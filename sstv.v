==> flow/design.v <==
module sstv #(
    parameter simulate = 0
)   (
    input clk,
    input reset,
    input [11:0] freq,
    output  reg vid_write,
    output  reg [14:0]  vid_addr,
    output  reg [1:0]   vid_pixel,
    output  [6:0]   vis_code,
    output  vis_valid
);
    wire cal_active;
    wire cal_ok;
    reg [8:0]   sstv_state;
    reg [8:0]   next_sstv_state;
    reg [31:0]  delay_counter;
    reg [6:0]   sstv_row;
    reg [7:0]   sstv_col;
    wire [1:0]  pixel_data;
    localparam  CLK_TICKS_30MS  =   simulate ? 32'd3_000 : 32'd3_000_000;
    localparam  CLK_TICKS_5MS   =   simulate ? 32'd500   : 32'd500_000;
    localparam  CLK_TICKS_350US =   simulate ? 32'd35    : 32'd35_000;
    localparam  HORIZ_MAX = 8'd160;
    localparam  VERT_MAX  = 7'd120;
    localparam  FREQ_HSYNC  = 12'd1200;
    localparam  FREQ_BLACK  = 12'd1500;
    localparam  FREQ_WHITE  = 12'd2300;
    localparam  SSTV_IDLE   = 'b00000001;
    localparam  SSTV_CAL    = 'b00000010;
    localparam  SSTV_VIS    = 'b00000100;
    localparam  SSTV_FRAME  = 'b00001000;
    always @(posedge clk)
        if (reset)
            sstv_state <= SSTV_IDLE;
        else
            sstv_state <= next_sstv_state;
    always @(*)
        if(reset)
            next_sstv_state = SSTV_IDLE;
        else
            case (sstv_state)
                SSTV_IDLE: begin
                    if (cal_active)
                        next_sstv_state = SSTV_CAL;
                    else
                        next_sstv_state = SSTV_IDLE;
                end
                SSTV_CAL: begin
                    if (!cal_active && cal_ok)
                        next_sstv_state = SSTV_VIS;
                    else if (cal_active)
                        next_sstv_state = SSTV_CAL;
                    else
                        next_sstv_state = SSTV_IDLE;
                end
                SSTV_VIS: begin
                    if (vis_valid)
                        next_sstv_state = SSTV_FRAME;
                    else if (!cal_ok && !vis_valid)
                        next_sstv_state = SSTV_IDLE;
                    else
                        next_sstv_state = SSTV_VIS;
                end
                SSTV_FRAME: begin
                    if (!cal_active && !cal_ok)
                        next_sstv_state = SSTV_IDLE;
                    else
                    if (sstv_row == VERT_MAX)
                        next_sstv_state = SSTV_IDLE;
                    else
                        next_sstv_state = SSTV_FRAME;
                end
                default:
                        next_sstv_state = SSTV_IDLE;
            endcase
    always @(posedge clk)
        if(reset) begin
            sstv_row   <= 0;
            sstv_col   <= 0;
            vid_write  <= 0;
            vid_addr   <= 0;
        end
        else
            case (sstv_state)
                SSTV_IDLE: begin
                    sstv_row    <= 0;
                    sstv_col    <= 0;
                    vid_write   <= 0;
                    vid_addr    <= 0;
                    delay_counter <= 1;
                end
                SSTV_CAL: begin
                end
                SSTV_VIS: begin
                end
                SSTV_FRAME: begin
                    vid_addr <= (sstv_row * 8'd160) + sstv_col;
                    if (FREQ_HSYNC == freq) begin
                        sstv_col    <= 0;
                        delay_counter <= 1;
                    end
                    else
                    if ((freq >= FREQ_BLACK) &&
                        (freq <= FREQ_WHITE)) begin
                            if (delay_counter == (CLK_TICKS_350US / 2)) begin
                                delay_counter <= delay_counter + 1;
                                vid_pixel <= pixel_data;
                                vid_write <= 1;
                            end
                            else
                            if (delay_counter < CLK_TICKS_350US) begin
                                delay_counter <= delay_counter + 1'b1;
                                vid_write <= 0;
                            end
                            else begin
                                delay_counter <= 1;
                                vid_write <= 0;
                                if (sstv_col == 8'd159) begin
                                    sstv_col <= 0;
                                    sstv_row <= sstv_row + 1'b1;
                                end
                                else
                                    sstv_col <= sstv_col + 1'b1;
                            end
                        end
                end
            endcase
    sstv_cal #(
        .simulate(simulate)
    ) CAL (
        .clk(clk),
        .reset(reset),
        .freq(freq),
        .cal_active(cal_active),
        .cal_ok(cal_ok)
    );
    sstv_vis #(
        .simulate(simulate)
    ) VIS (
        .clk(clk),
        .reset(reset),
        .freq(freq),
        .cal_ok(cal_ok),
        .vis_code(vis_code),
        .valid(vis_valid)
    );
    sstv_pixel PIX (
        .reset(reset),
        .freq(freq),
        .color(pixel_data)
    );
endmodule
module sstv_cal #(
    parameter simulate = 0
)   (
    input   clk,
    input   reset,
    input   frame_active,
    input   [11:0] freq,
    output  reg cal_active,
    output  reg cal_ok
);
    reg [31:0] cal_counter;
    reg [3:0] cal_state;
    reg [3:0] next_cal_state;
    localparam  CLK_TICKS_10MS  = simulate ? 32'd1_000  : 32'd1_000_000;
    localparam  CLK_TICKS_300MS = simulate ? 32'd30_000 : 32'd30_000_000;
    localparam  FREQ_1900HZ = 12'd1900;
    localparam  FREQ_1200HZ = 12'd1200;
    localparam SSTV_CAL_IDLE        = 4'b0001;
    localparam SSTV_CAL_LEADER_A    = 4'b0010;
    localparam SSTV_CAL_BREAK       = 4'b0100;
    localparam SSTV_CAL_LEADER_B    = 4'b1000;
    always @(posedge clk)
        if (reset)
            cal_state <= SSTV_CAL_IDLE;
        else
            cal_state <= next_cal_state;
    always @(*) begin
        next_cal_state = SSTV_CAL_IDLE;
        case(cal_state)
            SSTV_CAL_IDLE: begin
                if ((FREQ_1900HZ == freq) &&
                    !frame_active)
                    next_cal_state = SSTV_CAL_LEADER_A;
                else
                    next_cal_state = SSTV_CAL_IDLE;
            end
            SSTV_CAL_LEADER_A: begin
                if (FREQ_1900HZ == freq)
                    next_cal_state = SSTV_CAL_LEADER_A;
                else if (FREQ_1200HZ == freq)
                    if (cal_counter >= CLK_TICKS_300MS)
                        next_cal_state = SSTV_CAL_BREAK;
                    else
                        next_cal_state = SSTV_CAL_IDLE;
                else
                    next_cal_state = SSTV_CAL_IDLE;
            end
            SSTV_CAL_BREAK: begin
                if (FREQ_1200HZ == freq)
                    next_cal_state = SSTV_CAL_BREAK;
                else if (FREQ_1900HZ == freq)
                    if (cal_counter >= CLK_TICKS_10MS)
                        next_cal_state = SSTV_CAL_LEADER_B;
                    else
                        next_cal_state = SSTV_CAL_IDLE;
                else
                    next_cal_state = SSTV_CAL_IDLE;
            end
            SSTV_CAL_LEADER_B: begin
                if (FREQ_1900HZ == freq)
                    next_cal_state = SSTV_CAL_LEADER_B;
                else
                    next_cal_state = SSTV_CAL_IDLE;
            end
            default:
                next_cal_state = SSTV_CAL_IDLE;
        endcase
    end
    always @(posedge clk)
        if (reset) begin
            cal_active   <= 0;
            cal_ok       <= 0;
        end
        else
            case (cal_state)
                SSTV_CAL_IDLE: begin
                    cal_active  <= 0;
                    cal_counter <= 32'd1;
                end
                SSTV_CAL_LEADER_A: begin
                    cal_active  <= 1;
                    cal_ok      <= 0;
                    if (FREQ_1900HZ == freq)
                        cal_counter <= cal_counter + 32'd1;
                    else
                        cal_counter <= 32'd1;
                end
                SSTV_CAL_BREAK: begin
                    if (FREQ_1200HZ == freq)
                        cal_counter <= cal_counter + 32'd1;
                    else
                        cal_counter <= 32'd1;
                end
                SSTV_CAL_LEADER_B: begin
                    if (FREQ_1900HZ == freq)
                        cal_counter <= cal_counter + 32'd1;
                    else begin
                        if (cal_counter >= CLK_TICKS_300MS)
                            cal_ok <= 1;
                        else
                            cal_ok <= 0;
                    end
                end
            endcase
endmodule
module sstv_pixel (
    input   reset,
    input   [11:0]  freq,
    output  reg [1:0] color
);
    localparam PIXEL_BLACK     = 2'b00;
    localparam PIXEL_DARKGRAY  = 2'b01;
    localparam PIXEL_LIGHTGRAY = 2'b10;
    localparam PIXEL_WHITE     = 2'b11;
    localparam FREQ_BLACK_LOWER = 12'd1500;
    localparam FREQ_BLACK_UPPER = 12'd1700;
    localparam FREQ_GRAY_MIDDLE = 12'd1900;
    localparam FREQ_WHITE_LOWER = 12'd2100;
    localparam FREQ_WHITE_UPPER = 12'd2300;
    always @(*)
        if (reset)
            color = 0;
        else begin
            if ((freq > FREQ_WHITE_LOWER) &&
                (freq <= FREQ_WHITE_UPPER))
                    color = PIXEL_WHITE;
            else
            if ((freq > FREQ_GRAY_MIDDLE) &&
                (freq <= FREQ_WHITE_LOWER))
                    color = PIXEL_LIGHTGRAY;
            else
            if ((freq > FREQ_BLACK_UPPER) &&
                (freq <= FREQ_GRAY_MIDDLE))
                    color = PIXEL_DARKGRAY;
            else
                color = PIXEL_BLACK;
        end
endmodule
module sstv_vis #(
    parameter simulate = 0
)   (
    input   clk,
    input   reset,
    input   [11:0]  freq,
    input   cal_ok,
    output  reg [6:0] vis_code,
    output  reg valid
);
    reg [8:0] data_recv;
    reg [4:0]   vis_state;
    reg [4:0]   next_vis_state;
    reg [3:0]   bit_num;
    reg [31:0]  delay_counter;
    localparam  CLK_TICKS_30MS  =   simulate ? 32'd3_000 : 32'd3_000_000;
    localparam  FREQ_1100HZ = 12'd1100;
    localparam  FREQ_1200HZ = 12'd1200;
    localparam  FREQ_1300HZ = 12'd1300;
    localparam  SSTV_VIS_LENGTH      = 4'd8;
    localparam  SSTV_VIS_IDLE    =   'b00001;
    localparam  SSTV_VIS_BEGIN   =   'b00010;
    localparam  SSTV_VIS_RECV    =   'b00100;
    localparam  SSTV_VIS_END     =   'b01000;
    localparam  SSTV_VIS_PARITY  =   'b10000;
    always @(posedge clk)
        if (reset)
            vis_state <= SSTV_VIS_IDLE;
        else
            vis_state <= next_vis_state;
    always @(*) begin
        next_vis_state = SSTV_VIS_IDLE;
        case (vis_state)
            SSTV_VIS_IDLE:
                if (cal_ok && (freq == FREQ_1200HZ))
                    next_vis_state = SSTV_VIS_BEGIN;
                else
                    next_vis_state = SSTV_VIS_IDLE;
            SSTV_VIS_BEGIN:
                    if (CLK_TICKS_30MS == delay_counter)
                        next_vis_state = SSTV_VIS_RECV;
                    else if (((CLK_TICKS_30MS / 2) == delay_counter) &&
                            (FREQ_1200HZ != freq))
                        next_vis_state = SSTV_VIS_IDLE;
                    else
                        next_vis_state = SSTV_VIS_BEGIN;
            SSTV_VIS_RECV:
                if ((CLK_TICKS_30MS / 2) == delay_counter)
                    if ((FREQ_1100HZ != freq) &&
                        (FREQ_1300HZ != freq))
                        next_vis_state = SSTV_VIS_IDLE;
                    else
                        next_vis_state = SSTV_VIS_RECV;
                else if ((bit_num == SSTV_VIS_LENGTH) &&
                        (CLK_TICKS_30MS == delay_counter))
                    next_vis_state = SSTV_VIS_END;
                else
                    next_vis_state = SSTV_VIS_RECV;
            SSTV_VIS_END:
                if (CLK_TICKS_30MS == delay_counter)
                    next_vis_state = SSTV_VIS_PARITY;
                else if (((CLK_TICKS_30MS / 2) == delay_counter) &&
                         (FREQ_1200HZ != freq))
                    next_vis_state = SSTV_VIS_IDLE;
                else
                    next_vis_state = SSTV_VIS_END;
            SSTV_VIS_PARITY:
                if (0 == cal_ok)
                    next_vis_state = SSTV_VIS_IDLE;
                else
                    next_vis_state = SSTV_VIS_PARITY;
            default:
                next_vis_state = SSTV_VIS_IDLE;
        endcase
    end
    always @(posedge clk)
        if (reset) begin
            data_recv       <= 10'b0;
            vis_code        <= 7'b0;
            valid           <= 1'b0;
            delay_counter   <= 32'b1;
            bit_num         <= 4'd0;
        end
        else
            case (vis_state)
                SSTV_VIS_IDLE: begin
                    data_recv   <= 10'b0;
                    bit_num     <= 4'd0;
                    if (FREQ_1200HZ == freq)
                        delay_counter <= delay_counter + 32'b1;
                    else
                        delay_counter <= 32'b1;
                end
                SSTV_VIS_BEGIN: begin
                    valid    <= 1'b0;
                    if (CLK_TICKS_30MS == delay_counter)
                        delay_counter <= 32'b1;
                    else
                        delay_counter <= delay_counter + 32'b1;
                end
                SSTV_VIS_RECV:
                    if (CLK_TICKS_30MS == delay_counter) begin
                        delay_counter <= 32'b1;
                        data_recv <= data_recv >> 9'b1;
                    end
                    else begin
                        delay_counter <= delay_counter + 32'b1;
                        if ((CLK_TICKS_30MS / 2) == delay_counter) begin
                            bit_num <= bit_num + 4'd1;
                            if (FREQ_1300HZ == freq)
                                data_recv[8] <= 1'b0;
                            else
                                data_recv[8] <= 1'b1;
                        end
                    end
                SSTV_VIS_END:
                    if (CLK_TICKS_30MS == delay_counter)
                        delay_counter <= 32'b1;
                    else
                        delay_counter <= delay_counter + 32'b1;
                SSTV_VIS_PARITY:
                    if (^data_recv[7:0] == data_recv[8]) begin
                        vis_code <= data_recv[7:0];
                        valid    <= 1'b1;
                    end
            endcase
endmodule
Reports on sstv --
The steps from the RTL of sstv to its reports follow in flow order. Line numbers count from 1 in the design file above. Operators carry their Yosys type and port widths (W data, S select, Z words). Library cell names are shortened. A cell with - has no value.
Set-up: top sstv, clock clk, library sky130hd, library corner tt_025C_1v80

After elaboration --
Source: Yosys, flattened and elaborated, memories not mapped. Widths are those after wreduce. Registers that Yosys merges into a memory's read port (data or address) are not register bits. Print and check cells do not count.
Bit counts: cells after elaboration 192, bits in registers 170, output and inout bits 26, input port bits 14
Operators by class: reduce/logical cells 38, equality and inequality tests 42, muxes and demuxes 72, multipliers 1, add/sub/neg operators 8, bitwise gates (word level) 2, $lt $le $gt $ge 10
Operators with widths (number):
- $mux W32 | 9
- $add A32 B1 Y32 const B | 4
- $pmux W32 S4 | 1
- $pmux W32 S2 | 2
- $mux W4 | 13
- $mux W8 | 6
- $eq A11 B12 Y1 const A | 3
- $ne A11 B12 Y1 const A | 3
- $pmux W9 S4 | 1
- $mux W7 | 5
- $eq A21 B32 Y1 const A | 1
- $eq A22 B32 Y1 const A | 1
- $eq A32 B15 Y1 const B | 1
- $lt A32 B16 Y1 const B | 1
- $ge A32 B20 Y1 const B | 1
- $ge A32 B25 Y1 const B | 1
- $pmux W8 S2 | 2
- $mul A7 B3 Y10 const B | 1
- $pmux W15 S2 | 1
- $pmux W5 S5 | 1
- $gt A12 B11 Y1 const B | 2
- $le A12 B12 Y1 const B | 2
- $mux W5 | 4
- $pmux W4 S4 | 1
- $add A15 B8 Y15 | 1
- $ne A2 B2 Y1 const B | 7
- $pmux W7 S2 | 1
- $logic_and A1 B1 Y1 | 12
Not listed: further kinds 44, cells in them 85.

Longest topological paths --
Yosys ltp: most cells in a row. Word level: on the elaborated netlist, between registers, memories and ports. Mapped: between sequential cells and ports; inverters and the memories' decode and read muxes count.
Depth: depth in word-level cells 7, ABC_AREA 0, mapped depth 10, depth with buffers taken out 10

Mapped cells and area --
Yosys stat after the flow's synthesis: flattened, memories mapped to cells. It holds for the ABC_AREA given above (unset counts as 0); a run with the other value may have another netlist.
Cell types:
- dfxtp_1 | number 99, area in all 1.98E+03 um^2
- edfxtp_1 | number 66, area in all 1.98E+03 um^2
- nor2_1 | number 151, area in all 566.794 um^2
- xor2_1 | number 49, area in all 429.162 um^2
- xnor2_1 | number 46, area in all 402.886 um^2
- nand3_1 | number 62, area in all 310.298 um^2
- ha_1 | number 24, area in all 300.288 um^2
- nand2_1 | number 56, area in all 210.202 um^2
- a21oi_1 | number 41, area in all 205.197 um^2
- and3_1 | number 29, area in all 181.424 um^2
- nand4_1 | number 21, area in all 131.376 um^2
- nor3_1 | number 23, area in all 115.11 um^2
- inv_1 | number 28, area in all 105.101 um^2
- mux2i_1 | number 10, area in all 100.096 um^2
- or4_1 | number 13, area in all 97.594 um^2
- nor4_1 | number 14, area in all 87.584 um^2
- clkbuf_1 | number 20, area in all 75.072 um^2
- o21ai_0 | number 14, area in all 70.067 um^2
Not listed: further types 52, cells in them 144.
Mapped netlist: flip-flops 165, mapped cells 910, synthesis area 8495.6 um^2, area of sequential cells 3963.8 um^2, buffers 31
The figures by module come from a second, unflattened synthesis with its own total; it is not the netlist above.
Unflattened totals: cells (unflattened synthesis) 969, area total of the unflattened synthesis 9054.9 um^2
Each row is one instance without its submodules.
By module:
- sstv | cells 376, sequential area 1721.7 um^2, area 3681.0 um^2, times used 1
- sstv_vis (simulate=0) | cells 345, sequential area 1161.1 um^2, area 2935.3 um^2, times used 1
- sstv_cal (simulate=0) | cells 220, sequential area 1081.0 um^2, area 2258.4 um^2, times used 1
- sstv_pixel | cells 28, sequential area 0.0 um^2, area 180.2 um^2, times used 1

Worst setup path after synthesis --
Path of least setup slack by OpenSTA after synthesis, without wires, with an ideal clock, recovery checks aside; 20% of the period is set as input and as output delay. Where synthesis merged equal registers, the netlist keeps one of their names.
Timing path after synthesis: path type input to register, start point in freq[1], end point reg delay_counter[0], driving pins on the path 4, arrival 4.962 ns, required time 5.950 ns, path buffers 0, library setup time 0.470 ns, delay of the path 4.148 ns, setup slack 0.988 ns, period 6.42 ns, external input delay 1.284 ns, launch time at the first pin 1.284 ns, synthesis period reached 5.432 ns
"delay of the path" = arrival - input delay + setup time. "driving pins on the path": output pins that drive a net of the path, with the launching flip-flop's if there is one; two outputs of one cell count as two. "synthesis period reached" is the clock period less the worst setup slack; recovery checks do not enter. This is arithmetic on one report: input and output delays are still those of the set period (20% each). The rows between start and end are the longest chain of elaborated cells between them; the timing report does not say that the signal goes this way. Where chains are equally long, one stands for them. Each line given opens the expression or statement behind the cell; cells for indexed reads and writes are added by Yosys, which also makes memories of some case tables. A register here has more assigning lines than the two given. Only ways into the end's enable, where the timed path ends, are counted here.
On the way, after synthesis: cells stage by stage or4b_4 > nor4_2 > nor2_1 > a211oi_1, cells in the longest elaborated chain 4, elaborated cells between the ends (all ways) 6, those cells by class compare (2); eq/ne (2); reduce/logical (2)
RTL lines, path after synthesis:
- from (decl) | RTL line 6 | input [11:0] freq,
- $ge A12 B11 Y1 | RTL line 104 | if ((freq >= FREQ_BLACK) &&
- $logic_and A1 B1 Y1 | RTL line 104
- $ne A3 B2 Y1
- $reduce_and A3 Y1
- to (assign) | RTL line 107 | delay_counter <= delay_counter + 1;
- to (assign) | RTL line 113 | delay_counter <= delay_counter + 1'b1;
- to (decl) | RTL line 17 | reg [31:0]  delay_counter;

Worst path after layout --
From the final timing report of job 1: the path of least setup slack in the routed layout; clock arrival at registers is part of the times.
Timing path after layout: path type input to register, start point in freq[3], end point reg sstv_row[2], launch time at the first pin 0.72 ns, external input delay 0.72 ns, arrival 3.30 ns, library setup time 0.07 ns, setup slack 0.68 ns, driving pins on the path 8, path buffers 2, period 3.61 ns, required time 3.97 ns
The rows between start and end are the longest chain of elaborated cells between them; the timing report does not say that the signal goes this way. Where chains are equally long, one stands for them. A register here has more assigning lines than the two given.
On the way, after layout: cells stage by stage clkdlybuf4s50_1 > a311oi_1 > nor4b_2 > nor2_1 > or4b_1 > buf_4 > or3_1 > a21oi_1, cells in the longest elaborated chain 5, elaborated cells between the ends (all ways) 10, those cells by class compare (2); eq/ne (3); mux (3); reduce/logical (2)
RTL lines, path after layout:
- from (decl) | RTL line 6 | input [11:0] freq,
- $ge A12 B11 Y1 | RTL line 104 | if ((freq >= FREQ_BLACK) &&
- $logic_and A1 B1 Y1 | RTL line 104
- $mux W7 | RTL line 104
- $mux W7 | RTL line 99 | if (FREQ_HSYNC == freq) begin
- $pmux W7 S2 | RTL line 85 | case (sstv_state)
- to (assign) | RTL line 87 | sstv_row    <= 0;
- to (assign) | RTL line 121 | sstv_row <= sstv_row + 1'b1;
- to (decl) | RTL line 18 | reg [6:0]   sstv_row;

2 stored runs of sstv in the flow (synthesis by Yosys, layout by OpenROAD, sky130hd cells), in arbitrary order. Constraints: input delay and output delay 20% of the set period each, output load 0.01 pF.
"reached clock period" is the run's clock period less its worst setup slack. It is reckoned from that one timing run; input and output delays stay at 20% of the period that was set.
By "time of the worst setup path" is meant the share of the clock period that the worst setup path is allowed (20% is reserved at inputs, 20% at outputs), minus its slack. Clock arrival times at its registers enter into it.
"total power of the final layout" rests on the timing tool's default activity at the inputs, not on a simulated workload.

* Job 1 | settings: period_ns 3.61; CORE_UTILIZATION 24; SETUP_SLACK_MARGIN -0.01; PLACE_DENSITY_LB_ADDON 0.29; CELL_PAD_IN_SITES_GLOBAL_PLACEMENT 3; ABC_AREA 0; CAP_MARGIN 40; CORE_MARGIN 2; SLEW_MARGIN 20 | results: die size 36919.7 um^2; reached clock period 2.931 ns; worst slack on setup checks 0.679 ns; total power of the final layout 3.880 mW; worst hold slack 0.480 ns; cell area after synthesis 8495.6 um^2; summed negative setup slack 0.000 ns; utilization in the final report 0.295; standard-cell area after layout 10224.8 um^2; time of the worst setup path 2.21 ns; class of the worst setup path input to register
* Job 2 | settings: period_ns 6.25; CORE_UTILIZATION 18; PLACE_DENSITY_LB_ADDON 0.16; CORE_ASPECT_RATIO 1.03; CORE_MARGIN 10; CELL_PAD_IN_SITES_GLOBAL_PLACEMENT 2; CELL_PAD_IN_SITES_DETAIL_PLACEMENT 2; TNS_END_PERCENT 45; ABC_AREA 0; GPL_TIMING_DRIVEN 1; GPL_ROUTABILITY_DRIVEN 1; CAP_MARGIN 20; SLEW_MARGIN 20 | results: time of the worst setup path 2.46 ns; class of the worst setup path input to register; total power of the final layout 2.365 mW; utilization in the final report 0.222; die size 56289.1 um^2; standard-cell area after layout 10329.9 um^2; summed negative setup slack 0.000 ns; worst hold slack 0.478 ns; reached clock period 3.713 ns; worst slack on setup checks 2.537 ns; cell area after synthesis 8495.6 um^2
