==> flow/design.v <==
module sstv_stim #(
    parameter simulate = 0
)   (
    input clk,
    input reset,
    input send,
    output  reg done,
    output  reg [11:0] freq,
    output  reg [14:0]  bitmap_addr,
    input               bitmap_data
);
    reg [9:0]   stim_state;
    reg [9:0]   next_stim_state;
    reg [31:0]  delay_counter;
    reg [6:0]   vis_code;
    reg [4:0]   bit_num;
    reg [6:0]   pixel_row;
    reg [7:0]   pixel_col;
    localparam  CLK_TICKS_10MS  = simulate ? 32'd1_000  : 32'd1_000_000;
    localparam  CLK_TICKS_30MS  = simulate ? 32'd3_000  : 32'd3_000_000;
    localparam  CLK_TICKS_300MS = simulate ? 32'd30_000 : 32'd30_000_000;
    localparam  CLK_TICKS_5MS   = simulate ? 32'd500    : 32'd500_000;
    localparam  CLK_TICKS_350US = simulate ? 32'd35     : 32'd35_000;
    localparam  FREQ_HSYNC      = 12'd1200;
    localparam  FREQ_BREAK      = 12'd1200;
    localparam  FREQ_BITZERO    = 12'd1300;
    localparam  FREQ_BITONE     = 12'd1100;
    localparam  FREQ_LEADER     = 12'd1900;
    localparam  FREQ_BLACK      = 12'd1500;
    localparam  FREQ_WHITE      = 12'd2300;
    localparam  STIM_IDLE               = 10'b00_0000_0001;
    localparam  STIM_CAL_LEADER_A       = 10'b00_0000_0010;
    localparam  STIM_CAL_BREAK          = 10'b00_0000_0100;
    localparam  STIM_CAL_LEADER_B       = 10'b00_0000_1000;
    localparam  STIM_VIS_START          = 10'b00_0001_0000;
    localparam  STIM_VIS_SEND           = 10'b00_0010_0000;
    localparam  STIM_VIS_PARITY         = 10'b00_0100_0000;
    localparam  STIM_VIS_END            = 10'b00_1000_0000;
    localparam  STIM_FRAME_HSYNC        = 10'b01_0000_0000;
    localparam  STIM_FRAME_LINE         = 10'b10_0000_0000;
    always @(posedge clk)
        if (reset)
            stim_state <= STIM_IDLE;
        else
            stim_state <= next_stim_state;
    always @(*)
        if(reset)
            next_stim_state = STIM_IDLE;
        else
            case (stim_state)
                STIM_IDLE: begin
                    if (send)
                        next_stim_state = STIM_CAL_LEADER_A;
                    else
                        next_stim_state = STIM_IDLE;
                end 
                STIM_CAL_LEADER_A: begin
                    if (delay_counter == CLK_TICKS_300MS)
                        next_stim_state = STIM_CAL_BREAK;
                    else
                        next_stim_state = STIM_CAL_LEADER_A;
                end 
                STIM_CAL_BREAK: begin
                    if (delay_counter == CLK_TICKS_10MS)
                        next_stim_state = STIM_CAL_LEADER_B;
                    else
                        next_stim_state = STIM_CAL_BREAK;
                end
                STIM_CAL_LEADER_B: begin
                    if (delay_counter == CLK_TICKS_300MS)
                        next_stim_state = STIM_VIS_START;
                    else
                        next_stim_state = STIM_CAL_LEADER_B;
                end
                STIM_VIS_START:
                    if (delay_counter == CLK_TICKS_30MS)
                        next_stim_state = STIM_VIS_SEND;
                    else
                        next_stim_state = STIM_VIS_START;
                STIM_VIS_SEND:
                    if ((bit_num == 3'd6) &&
                        (delay_counter == CLK_TICKS_30MS))
                        next_stim_state = STIM_VIS_PARITY;
                    else
                        next_stim_state = STIM_VIS_SEND;
                STIM_VIS_PARITY:
                    if (delay_counter == CLK_TICKS_30MS)
                        next_stim_state = STIM_VIS_END;
                    else
                        next_stim_state = STIM_VIS_PARITY;
                STIM_VIS_END:
                    if (delay_counter == CLK_TICKS_30MS)
                        next_stim_state = STIM_FRAME_HSYNC;
                    else
                        next_stim_state = STIM_VIS_END;
                STIM_FRAME_HSYNC: begin
                    if (delay_counter == CLK_TICKS_5MS)
                        next_stim_state = STIM_FRAME_LINE;
                    else
                        next_stim_state = STIM_FRAME_HSYNC;
                end
                STIM_FRAME_LINE: begin
                    if ((pixel_col == 8'd159) &&
                        (delay_counter == CLK_TICKS_350US))
                        next_stim_state = STIM_FRAME_HSYNC;
                    else
                        next_stim_state = STIM_FRAME_LINE;
                end
                default:
                        next_stim_state = STIM_IDLE;
            endcase
    always @(posedge clk)
        if(reset) begin
            bitmap_addr     <= 15'b0;
            delay_counter   <= 1;
            freq            <= 0;
            done            <= 0;
            pixel_row       <=  7'd0; 
            pixel_col       <=  8'd0;
        end
        else
            case (stim_state)
                STIM_IDLE: begin
                    freq            <=  0;
                    done            <= 0;
                    delay_counter   <= 32'd1;
                    pixel_row       <=  7'd0; 
                    pixel_col       <=  8'd0;
                end 
                STIM_CAL_LEADER_A: begin
                    freq <= FREQ_LEADER; 
                    if (delay_counter == CLK_TICKS_300MS)
                        delay_counter   <= 32'd1;
                    else
                        delay_counter   <= delay_counter + 32'd1;
                end 
                STIM_CAL_BREAK: begin
                    freq <= FREQ_BREAK; 
                    if (delay_counter == CLK_TICKS_10MS)
                        delay_counter   <= 32'd1;
                    else
                        delay_counter   <= delay_counter + 32'd1;
                end
                STIM_CAL_LEADER_B: begin
                    freq <= FREQ_LEADER; 
                    if (delay_counter == CLK_TICKS_300MS)
                        delay_counter   <= 32'd1;
                    else
                        delay_counter   <= delay_counter + 32'd1;
                end 
                STIM_VIS_START: begin
                    vis_code    <= 7'b0001000;  
                    bit_num     <= 3'b000;
                    freq        <= FREQ_BREAK;
                    if (delay_counter == CLK_TICKS_30MS)
                        delay_counter   <= 32'd1;
                    else
                        delay_counter   <= delay_counter + 32'd1;
                end 
                STIM_VIS_SEND: begin
                    if (vis_code[bit_num] == 0)
                        freq    <= FREQ_BITZERO;
                    else
                        freq    <= FREQ_BITONE;    
                    if (delay_counter == CLK_TICKS_30MS) begin
                        delay_counter   <= 32'd1;
                        bit_num <= bit_num + 5'd1;
                    end
                    else
                        delay_counter   <= delay_counter + 32'd1;
                end 
                STIM_VIS_PARITY: begin
                    if (^vis_code)
                        freq    <= FREQ_BITONE;
                    else
                        freq    <= FREQ_BITZERO;
                    if (delay_counter == CLK_TICKS_30MS)
                        delay_counter   <= 32'd1;
                    else
                        delay_counter   <= delay_counter + 32'd1;
                end    
                STIM_VIS_END: begin
                    freq        <= FREQ_BREAK;
                    if (delay_counter == CLK_TICKS_30MS)
                        delay_counter   <= 32'd1;
                    else
                        delay_counter   <= delay_counter + 32'd1;
                end 
                STIM_FRAME_HSYNC: begin
                    freq <= FREQ_HSYNC;
                    bitmap_addr <= 15'b0;
                    if (delay_counter == CLK_TICKS_5MS)
                        delay_counter   <= 32'd1;
                    else
                        delay_counter   <= delay_counter + 32'd1;
                end
                STIM_FRAME_LINE: begin
                    if (bitmap_data) 
                        freq <= FREQ_WHITE;
                    else
                        freq <= FREQ_BLACK;
                    bitmap_addr <= (pixel_row * 8'd160) + pixel_col;
                    if (delay_counter == CLK_TICKS_350US) begin
                        delay_counter   <= 32'd1;
                        if (pixel_col < 8'd159)
                            pixel_col <= pixel_col + 8'd1;
                        else begin
                            pixel_col <= 8'd0;
                            pixel_row <= pixel_row + 7'd1;
                        end
                    end
                    else
                        delay_counter   <= delay_counter + 32'd1;
                    if (pixel_row == 7'd120)
                        done    <= 1;
                end
                default: begin
                    freq            <=  0;
                    done            <= 0;
                    delay_counter   <= 32'd1;
                    pixel_row       <=  7'd0; 
                    pixel_col       <=  8'd0;
                end
            endcase
endmodule
### From RTL to reports: sstv_stim

What the tools print for sstv_stim, step after step.
Line numbers count from 1 in the design file above.
Operators: Yosys type, input widths -> output width; for muxes data width and select width s.
A cell with - has no value.

| inputs | value |
|---|---|
| top module | sstv_stim |
| clock | clk |
| cell library | sky130hd |
| corner | tt_025C_1v80 |

### After elaboration

Counts by Yosys on the flattened word-level netlist (proc, flatten, opt, wreduce; memories kept). Register bits leave out memories and registers merged into their read ports (data or address). Print and check cells are left out. Cells with the same type and inputs are merged into one.

| storage and ports | value |
|---|---|
| flip-flop bits (word level) | 90 |
| input port bits | 4 |
| output and inout port bits | 28 |

| operators by class | value |
|---|---|
| eq/ne operators | 22 |
| multiply operators | 1 |
| bitwise operators | 2 |
| magnitude comparators | 1 |
| add/sub/neg operators | 5 |
| shift-type cells | 1 |
| reduce/logical cells | 12 |
| mux-type cells | 31 |

Operators by type and width:

| cell | number |
|---|---|
| $pmux 32 s5 | 1 |
| $mux 32 | 5 |
| $pmux 10 s10 | 1 |
| $pmux 12 s5 | 1 |
| $add 32x1->32 const B | 1 |
| $eq 32x16->1 const B | 1 |
| $eq 32x19->1 const B | 1 |
| $eq 32x20->1 const B | 1 |
| $eq 32x22->1 const B | 1 |
| $eq 32x25->1 const B | 1 |
| $mul 7x3->10 const B | 1 |
| $pmux 15 s2 | 1 |
| $mux 8 | 3 |
| $mux 7 | 3 |
| $mux 10 | 2 |
| $mux 9 | 2 |
| $pmux 8 s2 | 1 |
| $add 15x8->15 | 1 |
| $pmux 7 s2 | 1 |
| $mux 12 | 1 |
| $eq 10x1->1 const B | 1 |
| $eq 10x10->1 const B | 1 |
| $eq 10x2->1 const B | 1 |
| $eq 10x3->1 const B | 1 |
| $eq 10x4->1 const B | 1 |
| $eq 10x5->1 const B | 1 |
| $eq 10x6->1 const B | 1 |
| $eq 10x7->1 const B | 1 |

Other operator kinds: 27; their cells: 37.

### Longest topological paths

Longest topological path by Yosys (ltp), each cell counted once; first at word level (registers and memories cut), then after technology mapping (sequential cells cut; the memories' decode and read muxes count).

| logic depth | value |
|---|---|
| depth in word-level cells | 4 |
| ABC_AREA | 0 |
| depth in mapped cells | 10 |

### Synthesis result

Yosys stat after the flow's synthesis: flattened, memories mapped to cells. It holds for the ABC_AREA given above (unset counts as 0); a run with the other value may have another netlist.

Cells by type:

| cell | number | area in all (µm²) |
|---|---|---|
| sky130_fd_sc_hd__dfxtp_1 | 82 | 1.64E+03 |
| sky130_fd_sc_hd__nor2_1 | 87 | 326.563 |
| sky130_fd_sc_hd__xor2_1 | 32 | 280.269 |
| sky130_fd_sc_hd__ha_1 | 21 | 262.752 |
| sky130_fd_sc_hd__edfxtp_1 | 5 | 150.144 |
| sky130_fd_sc_hd__a21oi_1 | 28 | 140.134 |
| sky130_fd_sc_hd__nand3_1 | 25 | 125.12 |
| sky130_fd_sc_hd__nand2_1 | 33 | 123.869 |
| sky130_fd_sc_hd__and3_1 | 19 | 118.864 |
| sky130_fd_sc_hd__xnor2_1 | 13 | 113.859 |
| sky130_fd_sc_hd__nand4_1 | 16 | 100.096 |
| sky130_fd_sc_hd__inv_1 | 16 | 60.058 |
| sky130_fd_sc_hd__clkbuf_1 | 15 | 56.304 |
| sky130_fd_sc_hd__nor4_1 | 9 | 56.304 |
| sky130_fd_sc_hd__or3_1 | 8 | 50.048 |
| sky130_fd_sc_hd__a22oi_1 | 6 | 45.043 |
| sky130_fd_sc_hd__nor2b_1 | 7 | 43.792 |
| sky130_fd_sc_hd__nor4_4 | 2 | 42.541 |

Not listed: further types 36, cells in them 95.

| mapped netlist | value |
|---|---|
| mapped area | 4471.8 µm² |
| mapped flip-flops | 87 |
| area of sequential cells | 1791.7 µm² |
| buffers | 23 |
| standard cells after synthesis | 519 |

### Worst setup path after synthesis

Source: OpenSTA report_checks on the synthesized netlist (no wires, ideal clock, input and output delay 20% of the period each), path of least setup slack; recovery checks are left aside. Register names are those of the netlist, which keeps one name where synthesis merged equal registers.

| timing post-synthesis | value |
|---|---|
| path kind | reg2reg |
| start point | register delay_counter[25] |
| end point | register bit_num[0] |
| clock period | 3.57 ns |
| path slack | 1.039 ns |
| path delay | 2.530 ns |
| path buffers | 0 |
| setup time | 0.339 ns |
| stages | 6 |
| data required time | 3.231 ns |
| arrival | 2.191 ns |
| period reached after synthesis | 2.531 ns |

"path delay" is the arrival time less input delay plus setup time.
"stages" counts driving pins, that of a launching flip-flop among them; a cell with two outputs on the path counts twice.
"period reached after synthesis" is the clock period less the worst setup slack; recovery checks do not enter. This is arithmetic on one report: input and output delays are still those of the set period (20% each).
Between the ends stands the longest chain of elaborated cells between them, by number of cells; it is not shown to be the way that was timed. Of several equally long chains one is given.
Each line given opens the expression or statement behind the cell; cells for indexed reads and writes are added by Yosys, which also makes memories of some case tables.
At most two assigning lines are given for a register; there are more.
The path ends at the enable pin of a flip-flop; only ways to that pin are counted.

| between the ends, post-synthesis | value |
|---|---|
| cell sequence | sky130_fd_sc_hd__dfxtp_1 -> sky130_fd_sc_hd__or4_1 -> sky130_fd_sc_hd__or4_4 -> sky130_fd_sc_hd__nor4_4 -> sky130_fd_sc_hd__mux2i_1 -> sky130_fd_sc_hd__nor2_1 |
| cells in the longest elaborated chain | 3 |
| elaborated cells between the ends (all ways) | 3 |
| those cells by class | eq/ne: 2; reduce/logical: 1 |

Ends and longest elaborated chain, post-synthesis:

| element | RTL line | text |
|---|---|---|
| start: declaration | 14 | `reg [31:0]  delay_counter;` |
| start: assignment | 135 | `delay_counter   <= delay_counter + 32'd1;` |
| start: assignment | 142 | `delay_counter   <= delay_counter + 32'd1;` |
| $eq 32x22->1 | 165 | `if (delay_counter == CLK_TICKS_30MS) begin` |
| $ne 2x2->1 | - |  |
| $reduce_and 3->1 | - |  |
| end: assignment | 153 | `bit_num     <= 3'b000;` |
| end: assignment | 167 | `bit_num <= bit_num + 5'd1;` |
| end: declaration | 16 | `reg [4:0]   bit_num;` |

### Timing after layout

Path of least setup slack in the final report of run 1 (OpenROAD, finished layout, wires in). Where an end is a register, its clock arrival counts in the times.

| timing post-layout | value |
|---|---|
| path kind | reg2reg |
| start point | register delay_counter[0] |
| end point | register delay_counter[9] |
| clock period | 4.11 ns |
| path slack | 0.99 ns |
| data required time | 4.30 ns |
| path buffers | 0 |
| arrival | 3.30 ns |
| setup time | 0.15 ns |
| stages | 9 |

Between the ends stands the longest chain of elaborated cells between them, by number of cells; it is not shown to be the way that was timed. Of several equally long chains one is given.
At most two assigning lines are given for a register; there are more.

| between the ends, post-layout | value |
|---|---|
| cell sequence | sky130_fd_sc_hd__dfxtp_1 -> sky130_fd_sc_hd__inv_1 -> sky130_fd_sc_hd__ha_1 -> sky130_fd_sc_hd__or4b_1 -> sky130_fd_sc_hd__or4_4 -> sky130_fd_sc_hd__o21ai_2 -> sky130_fd_sc_hd__o211ai_1 -> sky130_fd_sc_hd__o21ai_2 -> sky130_fd_sc_hd__nor2_1 |
| cells in the longest elaborated chain | 3 |
| elaborated cells between the ends (all ways) | 12 |
| those cells by class | add/sub: 1; eq/ne: 5; mux: 6 |

Ends and longest elaborated chain, post-layout:

| element | RTL line | text |
|---|---|---|
| start: declaration | 14 | `reg [31:0]  delay_counter;` |
| start: assignment | 135 | `delay_counter   <= delay_counter + 32'd1;` |
| start: assignment | 142 | `delay_counter   <= delay_counter + 32'd1;` |
| $add 32x1->32 | 213 | `delay_counter   <= delay_counter + 32'd1;` |
| $mux 32 | 203 | `if (delay_counter == CLK_TICKS_350US) begin` |
| $pmux 32 s5 | 122 | `case (stim_state)` |
| end: assignment | 135 |  |
| end: assignment | 142 |  |
| end: declaration | 14 |  |

==> runs of sstv_stim <==
sstv_stim through Yosys and OpenROAD on sky130hd: 2 stored runs, unordered, with their settings and measured results. The constraints put input and output delay at 20% of the set period each and load the outputs with 0.01 pF.
"achieved clock period": clock period set for the run, less the worst setup slack. It is reckoned from that one timing run; input and output delays stay at 20% of the period that was set.
"worst setup path time" is the time allowed to the run's worst setup path (the clock period less input and output delay, where it has them) less its slack. Clock arrival times count: a late capture clock shortens it, a late launch clock lengthens it.
"total power of the final layout" is the tool's figure for a default switching activity; nothing was simulated.

#### Run 1

| setting | value |
|---|---|
| period_ns | `4.11` |
| CORE_UTILIZATION | `23` |
| PLACE_DENSITY | `0.81` |
| CORE_ASPECT_RATIO | `0.54` |
| CORE_MARGIN | `5` |
| GPL_ROUTABILITY_DRIVEN | `1` |
| SLEW_MARGIN | `0` |
| CAP_MARGIN | `20` |

| result | value |
|---|---|
| summed negative setup slack | 0.000 ns |
| standard-cell area after routing | 5297.6 µm² |
| full die area | 22464.9 µm² |
| total power of the final layout | 1712 µW |
| synthesis area | 4471.8 µm² |
| lowest hold slack | 0.457 ns |
| achieved clock period | 3.116 ns |
| utilization | 27.8% |
| worst setup slack after layout | 0.994 ns |
| worst setup path time | 3.12 ns |
| type of the worst setup path | reg2reg |

#### Run 2

| setting | value |
|---|---|
| period_ns | `1.74` |
| CAP_MARGIN | `20` |
| CORE_MARGIN | `2` |
| CORE_UTILIZATION | `40` |
| SLEW_MARGIN | `20` |

| result | value |
|---|---|
| worst setup path time | 2.45 ns |
| type of the worst setup path | reg2reg |
| lowest hold slack | 0.498 ns |
| synthesis area | 4471.8 µm² |
| achieved clock period | 2.449 ns |
| utilization | 63.7% |
| full die area | 12041.8 µm² |
| worst setup slack after layout | -0.709 ns |
| standard-cell area after routing | 6930.4 µm² |
| total power of the final layout | 3769 µW |
| summed negative setup slack | -33.327 ns |
